==> flow/design.v <==
`timescale 1ns / 1ps
module PC(
    input clk,
    input reset,
    input PCWrite,
	 input PCSrc,
	 input [31:0]offset,
	 input [31:0]nPC,
    output reg [31:0] PC0
    );
	initial 
		PC0 <= 32'h00003000; 
	always @(posedge clk)begin
		if(reset) 
			PC0 <= 32'h00003000;
		else if(PCSrc) 
			PC0 <= PC0 + 4 + offset;
		else if(PCWrite) 
			PC0 <= nPC;
		else
			PC0 <= PC0 + 4;
	end
endmodule
* Tool chain data of PC
Tool output for the design above, in the order of the flow.
Lines are those of the file above, counted from 1.
Operators: Yosys type, input widths -> output width; for muxes data width and select width s.
Cell names lack the library's common part.
A cell with -- has no value.
- Top module :: PC
- Clock port :: clk
- Library :: sky130hd
- Library corner :: tt_025C_1v80

* Word-level counts
Source: Yosys, flattened and elaborated, memories not mapped. Widths are those after wreduce; folded enables and synchronous resets count as part of the registers. Registers that Yosys merges into a memory's read port (data or address) are not register bits. Print and check cells do not count. Equal cells are merged and count once.
- Flip-flop bits (word level) :: 32
- Input port bits :: 68
- Output and inout bits :: 32
- Elaborated cells :: 5
- Add/subtract/negate cells :: 2
- Multiplexer cells :: 2
** Operator list (count)
- $mux 32 :: 2
- $add 32x3->32 const B :: 1
- $add 32x32->32 :: 1

* Longest topological paths
Yosys ltp: most cells in a row. Word level: on the elaborated netlist, between registers, memories and ports. Mapped: between sequential cells and ports; inverters and the memories' decode and read muxes count.
- Depth after elaboration :: 3
- ABC_AREA :: 1
- Depth in mapped cells :: 21

* Mapped cells and area
Source: synth_stat.txt of the flow (Yosys; design flattened, memories mapped). It holds for the ABC_AREA given above (unset counts as 0); a run with the other value may have another netlist.
The area totals of this step are shown rounded.
** Cells by type
- nand2_1 :: count 258, total area 968.429 sq um
- dfxtp_1 :: count 32, total area 640.614 sq um
- ha_1 :: count 40, total area 500.48 sq um
- inv_1 :: count 123, total area 461.693 sq um
- a21oi_1 :: count 69, total area 345.331 sq um
- nor2_1 :: count 74, total area 277.766 sq um
- nand3_1 :: count 50, total area 250.24 sq um
- xor2_1 :: count 17, total area 148.893 sq um
- a22oi_1 :: count 18, total area 135.13 sq um
- o21ai_0 :: count 19, total area 95.091 sq um
- nand4_1 :: count 10, total area 62.56 sq um
- xnor2_1 :: count 7, total area 61.309 sq um
- nor3_1 :: count 10, total area 50.048 sq um
- nand2_2 :: count 7, total area 43.792 sq um
- nor2_2 :: count 6, total area 37.536 sq um
- o21bai_1 :: count 5, total area 37.536 sq um
- a21o_1 :: count 4, total area 30.029 sq um
- buf_2 :: count 6, total area 30.029 sq um
Other cell types: 15; their cells: 28.
- Standard cells after synthesis :: 783
- Cell area after synthesis :: 4400 sq um
- Sequential area :: 640 sq um
- Flip-flops :: 32
- Buffers :: 12

* Worst setup path after synthesis
Path of least setup slack by OpenSTA after synthesis, without wires, with an ideal clock, recovery checks aside; 20% of the period is set as input and as output delay. Where synthesis merged equal registers, the netlist keeps one of their names.
- Path kind :: register to register
- Start :: reg PC0[3]
- End :: reg PC0[27]
- Clock period :: 4.58 ns
- Arrival time :: 2.516 ns
- Data required time :: 4.510 ns
- Path slack :: 1.994 ns
- Path delay :: 2.586 ns
- Stages :: 19
- Buffers on the path :: 0
- Synthesis period reached :: 2.586 ns
"path delay" is the arrival time less input delay plus setup time.
"stages" counts driving pins, that of a launching flip-flop among them; a cell with two outputs on the path counts twice.
"synthesis period reached" is the clock period less the worst setup slack; recovery checks do not enter. This is arithmetic on one report: input and output delays are still those of the set period (20% each).
Between the ends stands the longest chain of elaborated cells between them, by number of cells; it is not shown to be the way that was timed. Of several equally long chains one is given.
A line is the first line of the expression or statement that the cell stems from. Yosys adds cells for indexed reads and writes and turns some case tables into memories.
At most two assigning lines are given for a register; there are more.
- Cell sequence :: dfxtp_1 -> ha_1 -> nand2_1 -> nor2_2 -> nand3_2 -> inv_2 -> nand2_2 -> nor2_2 -> xnor2_1 -> inv_1 -> ha_1 -> a21oi_1 -> nand2_1 -> o21bai_1 -> a21oi_1 -> nand2_1 -> nand2_1 -> nand3_1 -> a21oi_1
- Cells in the longest elaborated chain :: 3
** Ends and longest elaborated chain, post-synthesis
- start: declaration :: RTL line 9 : output reg [31:0] PC0
- start: assignment :: RTL line 17 : PC0 <= PC0 + 4 + offset;
- start: assignment :: RTL line 19 : PC0 <= nPC;
- $add 32x3->32 :: RTL line 17
- $add 32x32->32 :: RTL line 17
- $mux 32 :: RTL line 16 : else if(PCSrc)
- end: assignment :: RTL line 17
- end: assignment :: RTL line 19
- end: declaration :: RTL line 9

* Worst path after layout
Path of least setup slack in the final report of run 1 (OpenROAD, finished layout, wires in). Where an end is a register, its clock arrival counts in the times.
- Path kind :: register to register
- Start :: reg PC0[13]
- End :: reg PC0[28]
- Clock period :: 3.22 ns
- Arrival time :: 2.98 ns
- Data required time :: 3.42 ns
- Path slack :: 0.44 ns
- Stages :: 17
- Buffers on the path :: 1
Between the ends stands the longest chain of elaborated cells between them, by number of cells; it is not shown to be the way that was timed. Of several equally long chains one is given.
At most two assigning lines are given for a register; there are more.
- Cell sequence :: dfxtp_4 -> nand2_2 -> nor2_4 -> nand3_4 -> nor2_4 -> buf_12 -> xor2_4 -> ha_4 -> a21oi_2 -> inv_1 -> nor2_2 -> o21ai_4 -> a21oi_2 -> nand2_1 -> nand2_1 -> nand3_1 -> a21oi_1
- Cells in the longest elaborated chain :: 3
** Ends and longest elaborated chain, post-layout
- start: declaration :: RTL line 9 : output reg [31:0] PC0
- start: assignment :: RTL line 17 : PC0 <= PC0 + 4 + offset;
- start: assignment :: RTL line 19 : PC0 <= nPC;
- $add 32x3->32 :: RTL line 17
- $add 32x32->32 :: RTL line 17
- $mux 32 :: RTL line 16 : else if(PCSrc)
- end: assignment :: RTL line 17
- end: assignment :: RTL line 19
- end: declaration :: RTL line 9

Memo
Re: implementation data of PC

Below are 2 stored runs of the flow (Yosys, OpenROAD; platform sky130hd) on PC, each with its settings and what was measured, unordered. Constraints: input delay and output delay 20% of the set period each, output load 0.01 pF.
The measured numbers are rounded.

** Run 1
- Settings :: period_ns=3.22; CORE_UTILIZATION=15; SETUP_SLACK_MARGIN=0.54; CORE_MARGIN=4; CELL_PAD_IN_SITES_DETAIL_PLACEMENT=0; ABC_AREA=1; GPL_TIMING_DRIVEN=0; SLEW_MARGIN=0; MIN_ROUTING_LAYER=met2; MAX_ROUTING_LAYER=met5; CAP_MARGIN=20
- Worst setup slack after layout :: 0.44 ns
- Netlist area reported by Yosys :: 4400 sq um
- Post-layout utilization :: 27%
- Die footprint :: 32000 sq um
- Worst hold slack in the final report :: 0.64 ns

** Run 2
- Settings :: period_ns=3.12; CORE_UTILIZATION=71; SETUP_SLACK_MARGIN=0.32; PLACE_DENSITY=0.91; CORE_ASPECT_RATIO=0.62; CELL_PAD_IN_SITES_GLOBAL_PLACEMENT=3; GPL_TIMING_DRIVEN=0; CAP_MARGIN=30; SLEW_MARGIN=20; CORE_MARGIN=2
- Outcome :: unfinished; error GPL-0301 in placement
